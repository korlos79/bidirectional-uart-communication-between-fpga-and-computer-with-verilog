==> flow/design.v <==
module BaudRateGenerator #(
    parameter CLOCK_FREQ = 50000000,     
    parameter BAUD_RATE  = 9600          
)(
    input wire clk,
    input wire rst,
    output reg baud_tick
);
    localparam integer BAUD_DIVISOR = CLOCK_FREQ / BAUD_RATE;
    reg [$clog2(BAUD_DIVISOR)-1:0] counter;
    always @(posedge clk or negedge rst) begin
        if (!rst) begin
            counter <= 0;
            baud_tick <= 0;
        end else begin
            if (counter == BAUD_DIVISOR - 1) begin
                counter <= 0;
                baud_tick <= 1;
            end else begin
                counter <= counter + 1;
                baud_tick <= 0;
            end
        end
    end
endmodule
module DebouncePulse (
    input wire clk,
    input wire rst_n,
    input wire btn_raw,
    output reg pulse_out
);
    parameter DEBOUNCE_TIME = 50000;   
    reg [15:0] counter;
    reg btn_sync_0, btn_sync_1;
    reg btn_debounced;
    reg btn_prev;
    always @(posedge clk or negedge rst_n) begin
        if (!rst_n) begin
            btn_sync_0 <= 0;
            btn_sync_1 <= 0;
        end else begin
            btn_sync_1 <= btn_raw;
            btn_sync_0 <= btn_sync_1;
        end
    end
    always @(posedge clk or negedge rst_n) begin
        if (!rst_n) begin
            counter <= 0;
            btn_debounced <= 0;
        end else if (btn_sync_1 != btn_debounced) begin
            counter <= counter + 1;
            if (counter >= DEBOUNCE_TIME) begin
                btn_debounced <= btn_sync_1;
                counter <= 0;
            end
        end else begin
            counter <= 0;
        end
    end
    always @(posedge clk or negedge rst_n) begin
        if (!rst_n) begin
            pulse_out <= 0;
            btn_prev <= 0;
        end else begin
            pulse_out <= btn_debounced & ~btn_prev;
            btn_prev <= btn_debounced;
        end
    end
endmodule
module UartTransmitter #(
    parameter DATA_BITS = 8,        
    parameter STOP_BITS = 1,        
    parameter TIMEOUT_CYCLES = 10400   
)(
    input wire clk,                 
    input wire rst_n,               
	 input wire ENABLE_PARITY,
	 input wire PARITY_TYPE,
    input wire baud_tick,           
    input wire write,               
	 input wire read,
    input wire [DATA_BITS-1:0] in,  
    output reg busy,                
    output reg done,                
    output reg out,                 
	 output reg data_loaded,
    output reg tx_error             
);
localparam STATE_IDLE      = 3'b000;
localparam STATE_START_BIT = 3'b001;
localparam STATE_DATA      = 3'b010;
localparam STATE_PARITY    = 3'b011;
localparam STATE_STOP      = 3'b100;
reg [2:0] state;
reg [DATA_BITS-1:0] in_data;
reg [3:0] bit_index;   
reg [1:0] stop_bit_count;
reg parity_bit_to_send;
reg [$clog2(TIMEOUT_CYCLES+1)-1:0] timeout_counter;
reg [DATA_BITS-1:0] fifo [0:15];
reg [4:0] fifo_count;
reg [3:0] fifo_wr_ptr, fifo_rd_ptr;
reg fifo_read;  
wire fifo_empty = (fifo_count == 0);
wire fifo_full  = (fifo_count == 16);
wire parity_even = ^in_data;
wire parity_to_send = (PARITY_TYPE == 1) ? ~parity_even : parity_even;
always @(posedge clk or negedge rst_n) begin
    if (!rst_n) begin
        fifo_wr_ptr <= 0;
        fifo_rd_ptr <= 0;
        fifo_count  <= 0;
		  data_loaded <= 0;
    end else begin
	 data_loaded <= 0;
        case ({!write && !fifo_full , fifo_read})
            2'b01: begin  
                fifo_rd_ptr <= (fifo_rd_ptr + 1) & 4'hF;
                fifo_count <= fifo_count - 1;
            end
            2'b10: begin  
                fifo[fifo_wr_ptr] <= in;
                fifo_wr_ptr <= (fifo_wr_ptr + 1) & 4'hF;
                fifo_count <= fifo_count + 1;
					 data_loaded <= 1;
            end
            2'b11: begin  
                fifo[fifo_wr_ptr] <= in;
                fifo_wr_ptr <= (fifo_wr_ptr + 1) & 4'hF;
                fifo_rd_ptr <= (fifo_rd_ptr + 1) & 4'hF;
					 data_loaded <= 1;
            end
        endcase
    end
end
always @(posedge clk or negedge rst_n) begin
    if (!rst_n) begin
        state <= STATE_IDLE;
        busy <= 0;
        done <= 0;
        out  <= 1;
        tx_error <= 0;
        stop_bit_count <= 0;
        bit_index <= 0;
        timeout_counter <= 0;
        in_data <= 0;
        parity_bit_to_send <= 0;
        fifo_read <= 0;
    end else begin
        fifo_read <= 0;
        done <= 0;
        if (state != STATE_IDLE) begin  
            if (baud_tick) begin
                timeout_counter <= 0;  
            end else if (timeout_counter < TIMEOUT_CYCLES) begin
                timeout_counter <= timeout_counter + 1;
            end else begin
                tx_error <= 1;
                state <= STATE_IDLE;
                busy <= 0;
                out <= 1;
                timeout_counter <= 0;
            end
        end else begin
            timeout_counter <= 0;
            tx_error <= 0;
        end
        if (baud_tick) begin
            case (state)
                STATE_IDLE: begin
                    if (!fifo_empty && !read) begin
                        in_data <= fifo[fifo_rd_ptr];
                        bit_index <= 0;
                        if (ENABLE_PARITY)
                            parity_bit_to_send <= (PARITY_TYPE == 1) ? 
                                                 ~(^fifo[fifo_rd_ptr]) : 
                                                 (^fifo[fifo_rd_ptr]);
                        fifo_read <= 1;
                        busy <= 1;
                        state <= STATE_START_BIT;
                        out <= 0;  
                    end else begin
                        out <= 1;  
                        busy <= 0;
                    end
                end
                STATE_START_BIT: begin
                    out <= 0;  
                    state <= STATE_DATA;
                end
                STATE_DATA: begin
                    out <= in_data[bit_index];
                    if (bit_index < DATA_BITS - 1) begin
                        bit_index <= bit_index + 1;
                    end else begin
                        if (ENABLE_PARITY) begin
                            state <= STATE_PARITY;
                        end else begin
                            state <= STATE_STOP;
                            stop_bit_count <= 0;
                        end
                    end
                end
                STATE_PARITY: begin
                    out <= parity_bit_to_send;
                    state <= STATE_STOP;
                    stop_bit_count <= 0;
                end
                STATE_STOP: begin
                    out <= 1;  
                    if (stop_bit_count < STOP_BITS - 1) begin
                        stop_bit_count <= stop_bit_count + 1;
                    end else begin
                        state <= STATE_IDLE;
                        busy <= 0;
                        done <= 1;
                        stop_bit_count <= 0;
                    end
                end
                default: begin
                    state <= STATE_IDLE;
                    out <= 1;
                    busy <= 0;
                end
            endcase
        end
    end
end
endmodule
module UartTransmitterTopModule #(
    parameter CLOCK_FREQ = 50000000,
    parameter BAUD_RATE = 9600,
    parameter DATA_BITS = 8,
    parameter STOP_BITS = 1,
    parameter TIMEOUT_CYCLES = 10400
)(
    input wire clk,
    input wire rst_n,
    input wire [DATA_BITS-1:0] tx_data,
    input wire enable_parity,
    input wire parity_type,   
    input wire key_read,      
    input wire key_write,     
    output wire tx,
    output wire busy,
    output wire done,
    output wire data_loaded,
    output wire tx_error
);
    wire baud_tick;
    wire tx_write_pulse;
    wire tx_read_pulse;
    BaudRateGenerator #(
        .CLOCK_FREQ(CLOCK_FREQ),
        .BAUD_RATE(BAUD_RATE)
    ) baud_gen (
        .clk(clk),
        .rst(rst_n),      
        .baud_tick(baud_tick)
    );
    DebouncePulse debounce_write (
        .clk(clk),
        .rst_n(rst_n),
        .btn_raw(key_write),
        .pulse_out(tx_write_pulse)
    );
    DebouncePulse debounce_read (
        .clk(clk),
        .rst_n(rst_n),
        .btn_raw(key_read),
        .pulse_out(tx_read_pulse)
    );
    UartTransmitter #(
        .DATA_BITS(DATA_BITS),
        .STOP_BITS(STOP_BITS),
        .TIMEOUT_CYCLES(TIMEOUT_CYCLES)
    ) uart_tx (
        .clk(clk),
        .rst_n(rst_n),
        .ENABLE_PARITY(enable_parity),
        .PARITY_TYPE(parity_type),
        .baud_tick(baud_tick),
        .write(tx_write_pulse),
        .read(tx_read_pulse),
        .in(tx_data),
        .busy(busy),
        .done(done),
        .out(tx),
        .data_loaded(data_loaded),
        .tx_error(tx_error)
    );
endmodule
[Step by step through the tools: UartTransmitterTopModule]
The steps from the RTL of UartTransmitterTopModule to its reports follow in flow order.
Line numbers count from 1 in the design file above.
Operators carry their Yosys type and port widths (W data, S select, Z words).
Cell names lack the library's common part.
Not given: n/a
Set-up
  top: UartTransmitterTopModule
  clock port: clk
  standard-cell library: sky130hd
  timing corner: tt_025C_1v80

[After elaboration]
Yosys after proc, flatten, opt, wreduce and memory -nomap, before mapping. Print and check cells are not counted.
Word-level totals
  bits in registers: 233
  latch bits: 0
  bits in writable memories: 0
  ROM bits: 0
  word width x clocked read ports: 0
  memories kept: 0
  output and inout port bits: 5
  elaborated cells: 256
Cells by class
  $add $sub $neg: 10
  $mul: 0
  divide/modulo/power cells: 0
  magnitude comparators: 5
  equal/unequal tests: 64
  shift operators: 1
  multiplexer cells: 84
  bitwise gates (word level): 5
  reduce/logical cells: 44
Operator list (number)
  $mux W8: 36
  $pmux W8 S16: 1
  $eq A4 B4 Y1 const B: 16
  $mux W16: 4
  $reduce_and A3 Y1: 17
  $mux W14: 3
  $ne A2 B1 Y1 const B: 18
  $add A16 B1 Y16 const B: 2
  $ge A16 B16 Y1 const B: 2
  $eq A4 B3 Y1 const B: 8
  $mux W3: 8
  $mux W1: 20
  $eq A4 B2 Y1 const B: 4
  $pmux W3 S5: 1
  $add A14 B1 Y14 const B: 1
  $lt A14 B14 Y1 const B: 1
  $add A13 B1 Y13 const B: 1
  $eq A13 B13 Y1 const B: 1
  $mux W13: 1
  $add A4 B1 Y4 const B: 3
  $reduce_and A4 Y1: 3
  $ne A2 B2 Y1 const B: 5
  $pmux W5 S2: 1
  $reduce_and A2 Y1: 4
  $reduce_bool A2 Y1: 4
  $eq A4 B1 Y1 const B: 2
  $logic_not A4 Y1: 2
  $shiftx A8 B4 Y1: 1
Not listed: further kinds 28, cells in them 43.

[Longest topological paths]
Longest topological path by Yosys (ltp), each cell counted once; first at word level (registers and memories cut), then after technology mapping (sequential cells cut; the memories' decode and read muxes count).
Depth
  depth in word-level cells: 9
  ABC_AREA: 0
  mapped depth: 12
  depth with buffers taken out: 10

[Mapped cells and area]
Source: synth_stat.txt of the flow (Yosys; design flattened, memories mapped). It holds for the ABC_AREA given above (unset counts as 0); a run with the other value may have another netlist.
Cell types
  edfxtp_1: number 128, total area 3.84E+03 um^2
  dfrtp_1: number 102, total area 2.55E+03 um^2
  xor2_1: number 39, total area 341.578 um^2
  nor2_1: number 78, total area 292.781 um^2
  ha_1: number 21, total area 262.752 um^2
  nand2_1: number 66, total area 247.738 um^2
  xnor2_1: number 25, total area 218.96 um^2
  nand3_1: number 37, total area 185.178 um^2
  o21ai_0: number 28, total area 140.134 um^2
  a22oi_1: number 17, total area 127.622 um^2
  a221oi_1: number 13, total area 113.859 um^2
  inv_1: number 25, total area 93.84 um^2
  a21oi_1: number 18, total area 90.086 um^2
  mux4_2: number 4, total area 90.086 um^2
  and2_1: number 14, total area 87.584 um^2
  and3_1: number 13, total area 81.328 um^2
  nor3_1: number 16, total area 80.077 um^2
  a22o_1: number 9, total area 78.826 um^2
Other cell types: 49; their cells: 125.
Synthesis totals
  cells in the netlist: 778
  mapped area: 9919.5 um^2
  flip-flops: 231
  buffers: 31
By module: a second synthesis without flattening, with its own total; a netlist apart from the flattened one above.
Unflattened totals
  cell total of the unflattened synthesis: 804
  area total of the unflattened synthesis: 10083.4 um^2
Rows give one instance, submodules left out.
Modules
  UartTransmitter: instances 1, cells 557, area 7489.7 um^2, sequential area 5071.1 um^2
  DebouncePulse: instances 2, cells 93, area 959.7 um^2, sequential area 500.5 um^2
  BaudRateGenerator: instances 1, cells 61, area 674.4 um^2, sequential area 350.3 um^2
  UartTransmitterTopModule: instances 1, cells 0, area 0.0 um^2, sequential area 0.0 um^2

[Path before layout]
Source: OpenSTA report_checks on the synthesized netlist (no wires, ideal clock, input and output delay 20% of the period each), path of least setup slack; recovery checks are left aside. Register names are those of the netlist, which keeps one name where synthesis merged equal registers.
Path after synthesis
  path type: reg2reg
  from: reg uart_tx.fifo_rd_ptr[1]
  to: reg uart_tx.parity_bit_to_send
  period: 2.55 ns
  setup time: 0.125 ns
  launch time at the first pin: 0.000 ns
  data arrival time: 2.457 ns
  required time: 2.425 ns
  path slack: -0.031 ns
  path delay: 2.582 ns
  stages on the path: 12
  synthesis period reached: 2.581 ns
"path delay" is the arrival time less input delay plus setup time.
"stages on the path" counts driving pins, that of a launching flip-flop among them; a cell with two outputs on the path counts twice.
"synthesis period reached" = period - worst setup slack (recovery checks aside). The figure is calculated, with input and output delays left at 20% of the set period.
Between the ends stands the longest chain of elaborated cells between them, by number of cells; it is not shown to be the way that was timed. Of several equally long chains one is given.
A line is the first line of the expression or statement that the cell stems from. Yosys adds cells for indexed reads and writes and turns some case tables into memories.
At most two assigning lines are given for a register; there are more.
On the way, after synthesis
  cell sequence: dfrtp_1 -> inv_1 -> ha_1 -> buf_6 -> buf_2 -> nand2_1 -> mux4_2 -> a31oi_1 -> xor2_1 -> xnor2_1 -> xnor3_1 -> mux2_2
  cells in the longest elaborated chain: 9
RTL lines, path after synthesis
  start, declared: RTL line 102  | reg [3:0] fifo_wr_ptr, fifo_rd_ptr;
  start, assigned: RTL line 118  | fifo_rd_ptr <= (fifo_rd_ptr + 1) & 4'hF;
  start, assigned: RTL line 130  | fifo_rd_ptr <= (fifo_rd_ptr + 1) & 4'hF;
  $eq A4 B4 Y1: RTL line 176  | ~(^fifo[fifo_rd_ptr]) :
  $pmux W8 S16: RTL line 176
  $mux W8: RTL line 174  | if (ENABLE_PARITY)
  $mux W8: RTL line 171  | if (!fifo_empty && !read) begin
  $mux W8: RTL line 169  | case (state)
  $mux W8: RTL line 168  | if (baud_tick) begin
  $reduce_xor A8 Y1: RTL line 176
  $not A1 Y1: RTL line 176
  $mux W1: RTL line 175  | parity_bit_to_send <= (PARITY_TYPE == 1) ?
  end, assigned: RTL line 147  | parity_bit_to_send <= 0;
  end, assigned: RTL line 175
  end, declared: RTL line 98  | reg parity_bit_to_send;

[Path in the finished layout]
From the final timing report of entry A: the path of least setup slack in the routed layout; clock arrival at registers is part of the times.
Path post-layout
  path type: reg2reg
  from: reg uart_tx.fifo_rd_ptr[0]
  to: reg uart_tx.parity_bit_to_send
  period: 3.31 ns
  setup time: 0.11 ns
  launch time at the first pin: 0.50 ns
  data arrival time: 3.16 ns
  required time: 3.70 ns
  path slack: 0.55 ns
  stages on the path: 11
Between the ends stands the longest chain of elaborated cells between them, by number of cells; it is not shown to be the way that was timed. Of several equally long chains one is given.
At most two assigning lines are given for a register; there are more.
On the way, post-layout
  cell sequence: dfrtp_2 -> inv_2 -> ha_2 -> buf_6 -> a22o_1 -> o311a_1 -> o32a_1 -> xor2_1 -> xnor2_1 -> xnor3_1 -> mux2_2
  cells in the longest elaborated chain: 9
RTL lines, path post-layout
  start, declared: RTL line 102  | reg [3:0] fifo_wr_ptr, fifo_rd_ptr;
  start, assigned: RTL line 118  | fifo_rd_ptr <= (fifo_rd_ptr + 1) & 4'hF;
  start, assigned: RTL line 130  | fifo_rd_ptr <= (fifo_rd_ptr + 1) & 4'hF;
  $eq A4 B4 Y1: RTL line 176  | ~(^fifo[fifo_rd_ptr]) :
  $pmux W8 S16: RTL line 176
  $mux W8: RTL line 174  | if (ENABLE_PARITY)
  $mux W8: RTL line 171  | if (!fifo_empty && !read) begin
  $mux W8: RTL line 169  | case (state)
  $mux W8: RTL line 168  | if (baud_tick) begin
  $reduce_xor A8 Y1: RTL line 176
  $not A1 Y1: RTL line 176
  $mux W1: RTL line 175  | parity_bit_to_send <= (PARITY_TYPE == 1) ?
  end, assigned: RTL line 147  | parity_bit_to_send <= 0;
  end, assigned: RTL line 175
  end, declared: RTL line 98  | reg parity_bit_to_send;

==> results <==
2 stored runs of UartTransmitterTopModule in the flow (synthesis by Yosys, layout by OpenROAD, sky130hd cells), in arbitrary order. Constraints: input delay and output delay 20% of the set period each, output load 0.01 pF.
"achieved period": clock period set for the run, less the worst setup slack. It is reckoned from that one timing run; input and output delays stay at 20% of the period that was set.
"allowed time less slack (worst setup path)" means the part of the period allowed to the worst setup path (the constraints hold back 20% at inputs and 20% at outputs) less its slack; where the path has registers, the arrival times of their clocks count too.
"total power after layout" is the tool's figure for a default switching activity; nothing was simulated.

==> entry A: settings <==
{ "period_ns": 3.31, "CORE_UTILIZATION": 51, "SETUP_SLACK_MARGIN": 0.72, "PLACE_DENSITY": 0.46, "CORE_MARGIN": 3, "CELL_PAD_IN_SITES_GLOBAL_PLACEMENT": 0, "TNS_END_PERCENT": 70, "ABC_AREA": 0, "GPL_TIMING_DRIVEN": 1, "GPL_ROUTABILITY_DRIVEN": 0, "CAP_MARGIN": 25, "MAX_ROUTING_LAYER": "met5", "SLEW_MARGIN": 20 }
==> entry A: results <==
utilization: 60.5%
die size: 21160.1 um^2
post-route setup TNS: 0.000 ns
allowed time less slack (worst setup path): 2.76 ns
critical path type: reg2reg
worst setup slack after layout: 0.549 ns
standard-cell area of the final layout: 11432.2 um^2
total power after layout: 5624 µW
post-synthesis cell area: 9919.5 um^2
achieved period: 2.761 ns

==> entry B: settings <==
{ "period_ns": 3.7, "CORE_UTILIZATION": 61, "SETUP_SLACK_MARGIN": 0.34, "CORE_MARGIN": 9, "CELL_PAD_IN_SITES_DETAIL_PLACEMENT": 2, "GPL_ROUTABILITY_DRIVEN": 1, "CTS_CLUSTER_SIZE": 12, "CTS_CLUSTER_DIAMETER": 264, "MIN_ROUTING_LAYER": "met2", "CAP_MARGIN": 20, "SLEW_MARGIN": 20 }
==> entry B: results <==
unfinished; tool error in placement
