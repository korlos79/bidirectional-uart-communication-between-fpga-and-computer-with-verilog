==> flow/design.v <==
module BaudRateGenerator #(
    parameter CLOCK_FREQ = 50000000,     
    parameter BAUD_RATE  = 9600          
)(
    input wire clk,
    input wire rst,
    output reg baud_tick
);
    localparam integer BAUD_DIVISOR = CLOCK_FREQ / BAUD_RATE;
    reg [$clog2(BAUD_DIVISOR)-1:0] counter;
    always @(posedge clk or negedge rst) begin
        if (!rst) begin
            counter <= 0;
            baud_tick <= 0;
        end else begin
            if (counter == BAUD_DIVISOR - 1) begin
                counter <= 0;
                baud_tick <= 1;
            end else begin
                counter <= counter + 1;
                baud_tick <= 0;
            end
        end
    end
endmodule
module UartReceiver #(
    parameter DATA_BITS = 8,
    parameter FIFO_DEPTH = 16,
    parameter STOP_BITS = 1
)(
    input wire clk,
    input wire rst,
    input wire rx,
    input wire parity_enable,
    input wire parity_type,
    input wire baud_tick,
    input wire fifo_read,
    output reg [DATA_BITS-1:0] rx_data,
    output reg rx_data_ready,
    output reg parity_error,
    output reg framing_error,
    output reg [7:0] parity_error_count,
    output reg [7:0] framing_error_count,
    output reg fifo_empty,
    output reg fifo_full,
    output reg rx_overflow_error
);
parameter IDLE           = 3'b000;
parameter START_BIT      = 3'b001;
parameter DATA_BITS_STATE = 3'b010;
parameter PARITY_BIT     = 3'b011;
parameter STOP_BIT       = 3'b100;
reg [2:0] state;
reg [3:0] bit_index;
reg [DATA_BITS:0] shift_reg;  
reg [1:0] stop_bit_count;
reg calculated_parity;
reg data_valid;
reg [DATA_BITS-1:0] fifo [0:FIFO_DEPTH-1];
reg [$clog2(FIFO_DEPTH)-1:0] fifo_wr_ptr, fifo_rd_ptr;
reg [$clog2(FIFO_DEPTH):0] fifo_count;
wire [DATA_BITS-1:0] received_byte = shift_reg[DATA_BITS-1:0];
always @(posedge clk or posedge rst) begin
    if (rst) begin
        state <= IDLE;
        bit_index <= 0;
        shift_reg <= 0;
        parity_error <= 0;
        framing_error <= 0;
        parity_error_count <= 0;
        framing_error_count <= 0;
        stop_bit_count <= 0;
        data_valid <= 0;
        calculated_parity <= 0;
    end else if (baud_tick) begin
        data_valid <= 0;
        parity_error <= 0;
        framing_error <= 0;
        case (state)
            IDLE: begin
                if (rx == 1'b0) begin
                    state <= START_BIT;
                end
            end
            START_BIT: begin
                if (rx == 1'b0) begin
                    bit_index <= DATA_BITS - 1;
                    shift_reg <= 0;
                    state <= DATA_BITS_STATE;
                end else begin
                    state <= IDLE;
                end
            end
            DATA_BITS_STATE: begin
                shift_reg[bit_index] <= rx;
                if (bit_index > 0) begin
                    bit_index <= bit_index - 1;
                end else begin
                    calculated_parity <= ^shift_reg[DATA_BITS-1:0];
                    state <= parity_enable ? PARITY_BIT : STOP_BIT;
                end
            end
            PARITY_BIT: begin
                shift_reg[DATA_BITS] <= rx;
                if ((parity_type == 1'b0 && calculated_parity != rx) ||
                    (parity_type == 1'b1 && calculated_parity == rx)) begin
                    parity_error <= 1;
                    if (parity_error_count < 8'hFF)
                        parity_error_count <= parity_error_count + 1;
                end
                stop_bit_count <= 0;
                state <= STOP_BIT;
            end
            STOP_BIT: begin
                if (rx != 1'b1) begin
                    framing_error <= 1;
                    if (framing_error_count < 8'hFF)
                        framing_error_count <= framing_error_count + 1;
                    state <= IDLE;
                end else begin
                    if (stop_bit_count < STOP_BITS - 1) begin
                        stop_bit_count <= stop_bit_count + 1;
                    end else begin
                        if (!parity_error) begin
                            data_valid <= 1;
                        end
                        state <= IDLE;
                    end
                end
            end
            default: state <= IDLE;
        endcase
    end
end
always @(posedge clk or posedge rst) begin
    if (rst) begin
        fifo_rd_ptr <= 0;
        fifo_wr_ptr <= 0;
        fifo_count <= 0;
        fifo_empty <= 1;
        fifo_full <= 0;
        rx_data_ready <= 0;
        rx_data <= 0;
        rx_overflow_error <= 0;
    end else begin
        rx_data_ready <= 0;
        rx_overflow_error <= 0;
        if (data_valid) begin
            if (!fifo_full) begin
                fifo[fifo_wr_ptr] <= received_byte;
                fifo_wr_ptr <= (fifo_wr_ptr + 1) % FIFO_DEPTH;
                fifo_count <= fifo_count + 1;
                fifo_empty <= 0;
                if (fifo_count == FIFO_DEPTH - 1)
                    fifo_full <= 1;
            end else begin
                rx_overflow_error <= 1;  
            end
        end
        if (fifo_read && !fifo_empty) begin
            rx_data <= fifo[fifo_rd_ptr];
            rx_data_ready <= 1;
            fifo_rd_ptr <= (fifo_rd_ptr + 1) % FIFO_DEPTH;
            fifo_count <= fifo_count - 1;
            fifo_full <= 0;
            if (fifo_count == 1)
                fifo_empty <= 1;
        end
    end
end
endmodule
module UartReceiverTopModule #(
    parameter CLOCK_FREQ = 50000000,
    parameter BAUD_RATE = 9600,
    parameter DATA_BITS = 8,
    parameter FIFO_DEPTH = 16,
    parameter STOP_BITS = 1
)(
    input wire clk,
    input wire rst,
    input wire rx,
    input wire parity_enable,
    input wire parity_type,
    input wire fifo_read,
    output wire [DATA_BITS-1:0] rx_data,
    output wire rx_data_ready,
    output wire parity_error,
    output wire framing_error,
    output wire [7:0] parity_error_count,
    output wire [7:0] framing_error_count,
    output wire fifo_empty,
    output wire fifo_full,
    output wire rx_overflow_error
);
wire baud_tick;
BaudRateGenerator #(
    .CLOCK_FREQ(CLOCK_FREQ),
    .BAUD_RATE(BAUD_RATE)
) baudgen (
    .clk(clk),
    .rst(rst),
    .baud_tick(baud_tick)
);
UartReceiver #(
    .DATA_BITS(DATA_BITS),
    .FIFO_DEPTH(FIFO_DEPTH),
    .STOP_BITS(STOP_BITS)
) receiver (
    .clk(clk),
    .rst(rst),
    .rx(rx),
    .parity_enable(parity_enable),
    .parity_type(parity_type),
    .baud_tick(baud_tick),
    .fifo_read(fifo_read),
    .rx_data(rx_data),
    .rx_data_ready(rx_data_ready),
    .parity_error(parity_error),
    .framing_error(framing_error),
    .parity_error_count(parity_error_count),
    .framing_error_count(framing_error_count),
    .fifo_empty(fifo_empty),
    .fifo_full(fifo_full),
    .rx_overflow_error(rx_overflow_error)
);
endmodule
======== From RTL to reports: UartReceiverTopModule ========
What the tools print for UartReceiverTopModule, step after step.
Line numbers count from 1 in the design file above.
Operators: Yosys type, input widths -> output width; for muxes data width and select width s.
Cell names lack the library's common part.
Not given: n/a
inputs
  design top .............................. UartReceiverTopModule
  clock input ............................. clk
  cell library ............................ sky130hd
  timing corner ........................... tt_025C_1v80

======== Elaborated design ========
Counts by Yosys on the flattened word-level netlist (proc, flatten, opt, wreduce). Print and check cells are left out. Cells with the same type and inputs are merged into one.
cells by class
  order comparisons ....................... 4
  reduce/logical cells .................... 39
  bitwise operators ....................... 8
  multiplexer cells ....................... 41
  eq/ne operators ......................... 47
  shift-type cells ........................ 2
  $add $sub $neg .......................... 10
operator list
  kind                   number
  $pmux 8 s16            1
  $reduce_and 4->1       21
  $eq 4x4->1 const B     16
  $eq 4x3->1 const B     8
  $mux 1                 20
  $eq 4x2->1 const B     4
  $add 8x1->8 const B    2
  $lt 8x8->1 const B     2
  $pmux 8 s2             1
  $pmux 3 s5             1
  $mux 5                 3
  $mux 3                 5
  $add 13x1->13 const B  1
  $eq 13x13->1 const B   1
  $mux 13                1
  $ne 2x2->1 const B     5
  $shift 1x5->9          1
  $shift 1x5->9 const A  1
  $reduce_and 3->1       3
  $and 9x9->9            1
  $or 9x9->9             1
  $not 9->9              1
  $mux 9                 1
  $add 4x1->4 const B    2
  $eq 4x1->1 const B     2
  $logic_not 4->1        2
  $reduce_xor 8->1       1
  $pmux 4 s2             1
Other operator kinds: 28; their cells: 42.
storage and ports
  elaborated cells ........................ 188
  register bits ........................... 205
  output and inout bits ................... 30

======== Logic depth ========
Longest topological path by Yosys (ltp), each cell counted once; first at word level (registers and memories cut), then after technology mapping (sequential cells cut; the memories' decode and read muxes count).
logic depth
  depth in word-level cells ............... 6
  ABC_AREA ................................ 1
  mapped depth ............................ 12
  depth with buffers taken out ............ 11

======== Mapped cells and area ========
Source: synth_stat.txt of the flow (Yosys; design flattened, memories mapped). It holds for the ABC_AREA given above (unset counts as 0); a run with the other value may have another netlist.
cells by type
  cell      number  area in all (um^2)
  edfxtp_1  128     3.84E+03
  dfrtp_1   74      1.85E+03
  nand2_1   221     829.546
  inv_1     157     589.315
  nor2_1    137     514.243
  nand3_1   80      400.384
  nand4_1   58      362.848
  ha_1      19      237.728
  xor2_1    21      183.926
  o21ai_0   25      125.12
  xnor2_1   14      122.618
  buf_2     13      65.062
  dfstp_2   2       52.55
  clkbuf_1  11      41.29
  nor3_1    8       40.038
  buf_4     3       22.522
  nor2_4    2       22.522
  a21oi_1   4       20.019
Other cell types: 22; their cells: 33.
synthesis totals
  flip-flops .............................. 204
  cell count .............................. 1010
  buffers ................................. 29
  synthesis area .......................... 9567.9 um^2

======== Path before layout ========
OpenSTA on the mapped netlist: ideal clock, no wires. The path of least setup slack (recovery checks aside). Input and output delay are each 20% of the period. Register names are those of the netlist, which keeps one name where synthesis merged equal registers.
path after synthesis
  path kind ............................... input port to flip-flop
  start point ............................. input rst
  end point ............................... register receiver.fifo[0][0]
  time at the first pin ................... 380 ps
  arrival time ............................ 2509 ps
  required time ........................... 1529 ps
  slack ................................... -980 ps
  stages .................................. 3
  clock period ............................ 1900 ps
  path buffers ............................ 0
  delay of the path ....................... 2500 ps
  synthesis period reached ................ 2880 ps
"delay of the path" is the arrival time less input delay plus setup time.
"stages" counts driving pins, that of a launching flip-flop among them; a cell with two outputs on the path counts twice.
"synthesis period reached" is the clock period less the worst setup slack; recovery checks do not enter. This is arithmetic on one report: input and output delays are still those of the set period (20% each).
The rows between start and end are the longest chain of elaborated cells between them; the timing report does not say that the signal goes this way. Where chains are equally long, one stands for them.
A line is the first line of the expression or statement that the cell stems from. Yosys adds cells for indexed reads and writes and turns some case tables into memories.
between the ends, after synthesis
  path through ............................ inv_1 -> nand3_1 -> nor2_1
  length of the longest elaborated chain .. 2
  elaborated cells between the ends (all ways) .. 2
  classes of those cells .................. logic: 1; reduce/logical: 1
RTL lines, path after synthesis
  item              line  source
  start, declared   180   input wire rst,
  $not 1->1         n/a
  $reduce_and 4->1  n/a
  end, assigned     150   fifo[fifo_wr_ptr] <= received_byte;
  end, declared     59    reg [DATA_BITS-1:0] fifo [0:FIFO_DEPTH-1];

======== Path in the finished layout ========
From the final timing report of stored run 1: the path of least setup slack in the routed layout; clock arrival at registers is part of the times.
The report prints the path's times to 10 ps; the period is as set.
path after layout
  path kind ............................... flip-flop to output port
  start point ............................. register receiver.fifo_empty
  end point ............................... output fifo_empty
  path buffers ............................ 1
  arrival time ............................ 1600 ps
  external output delay ................... 670 ps
  slack ................................... 1090 ps
  stages .................................. 2
  clock period ............................ 3360 ps
  time at the first pin ................... 500 ps
  required time ........................... 2690 ps
At most two assigning lines are given for a register; there are more.
between the ends, after layout
  path through ............................ dfstp_2 -> clkdlybuf4s50_1
  length of the longest elaborated chain .. 0
  elaborated cells between the ends (all ways) .. 0
RTL lines, path after layout
  item             line  source
  start, declared  44    output reg fifo_empty,
  start, assigned  140   fifo_empty <= 1;
  start, assigned  153   fifo_empty <= 0;
  end, declared    191   output wire fifo_empty,

Memo
Re: implementation data of UartReceiverTopModule

Flow measurements of UartReceiverTopModule on sky130hd: 2 stored runs with different settings, listed in no order. Input and output delays are each 20% of the period that was set; the output load is 0.01 pF.
"clock period reached" = clock period - worst setup slack. The figure is calculated, with input and output delays left at 20% of the set period.
"worst setup path time": the worst setup path's part of the clock period (all of it between registers, 20% less for each end at a port) less its slack. A launch clock that arrives late makes it longer, a capture clock that arrives late makes it shorter.
"total power of the final layout" is the tool's figure for a default switching activity; nothing was simulated.
"worst setup path time" is known to 10 ps.

======== stored run 1 ========
==> flow/run.sh <==
#!/bin/bash
# the make line also repeats the synthesis and layout settings of config.mk as NAME=value (left out here)
make -C /OpenROAD-flow-scripts/flow DESIGN_CONFIG=/design/flow/config.mk WORK_HOME=/design/flow/orfs CLKGATE_MAP_FILE= finish
==> flow/config.mk <==
export PLATFORM = sky130hd
export DESIGN_NAME = UartReceiverTopModule
export DESIGN_NICKNAME = UartReceiverTopModule
export VERILOG_FILES = /design/flow/design.v
export SDC_FILE = /design/flow/constraint.sdc
export NUM_CORES = 4
export LEC_CHECK = 0
export ABC_AREA = 1
export CAP_MARGIN = 20
export CELL_PAD_IN_SITES_DETAIL_PLACEMENT = 0
export CORE_MARGIN = 2
export CORE_UTILIZATION = 45
export CTS_CLUSTER_DIAMETER = 166
export CTS_CLUSTER_SIZE = 57
export MAX_ROUTING_LAYER = met5
export MIN_ROUTING_LAYER = met1
export SLEW_MARGIN = 20
export TNS_END_PERCENT = 25
==> flow/constraint.sdc <==
create_clock -name core_clock -period 3.36 [get_ports {clk}]
set_input_delay 0.6720 -clock core_clock [delete_from_list [all_inputs] [get_ports {clk}]]
set_output_delay 0.6720 -clock core_clock [all_outputs]
set_load 0.01 [all_outputs]

-------- measured, stored run 1 --------
  chip area after synthesis (Yosys) ....... 9567.9 um^2
  total power of the final layout ......... 3826 uW
  sum of negative setup slack ............. 0 ps
  final utilization ....................... 50.1 %
  clock period reached .................... 2274 ps
  worst setup path time ................... 1600 ps
  worst path kind ......................... flip-flop to output port
  full die area ........................... 22444.5 um^2
  worst setup slack after layout .......... 1086 ps

======== stored run 2 ========
==> flow/run.sh <==
#!/bin/bash
# the make line also repeats the synthesis and layout settings of config.mk as NAME=value (left out here)
make -C /OpenROAD-flow-scripts/flow DESIGN_CONFIG=/design/flow/config.mk WORK_HOME=/design/flow/orfs CLKGATE_MAP_FILE= finish
==> flow/config.mk <==
export PLATFORM = sky130hd
export DESIGN_NAME = UartReceiverTopModule
export DESIGN_NICKNAME = UartReceiverTopModule
export VERILOG_FILES = /design/flow/design.v
export SDC_FILE = /design/flow/constraint.sdc
export NUM_CORES = 4
export LEC_CHECK = 0
export CAP_MARGIN = 20
export CORE_MARGIN = 2
export CORE_UTILIZATION = 16
export CTS_CLUSTER_SIZE = 42
export PLACE_DENSITY = 0.56
export SETUP_SLACK_MARGIN = -0.14
export SLEW_MARGIN = 20
==> flow/constraint.sdc <==
create_clock -name core_clock -period 1.82 [get_ports {clk}]
set_input_delay 0.3640 -clock core_clock [delete_from_list [all_inputs] [get_ports {clk}]]
set_output_delay 0.3640 -clock core_clock [all_outputs]
set_load 0.01 [all_outputs]

-------- measured, stored run 2 --------
  chip area after synthesis (Yosys) ....... 8705.8 um^2
  total power of the final layout ......... 13492 uW
  sum of negative setup slack ............. -1132 ps
  final utilization ....................... 21.5 %
  clock period reached .................... 1979 ps
  worst setup path time ................... 1980 ps
  worst path kind ......................... flip-flop to flip-flop
  full die area ........................... 56292.3 um^2
  worst setup slack after layout .......... -159 ps
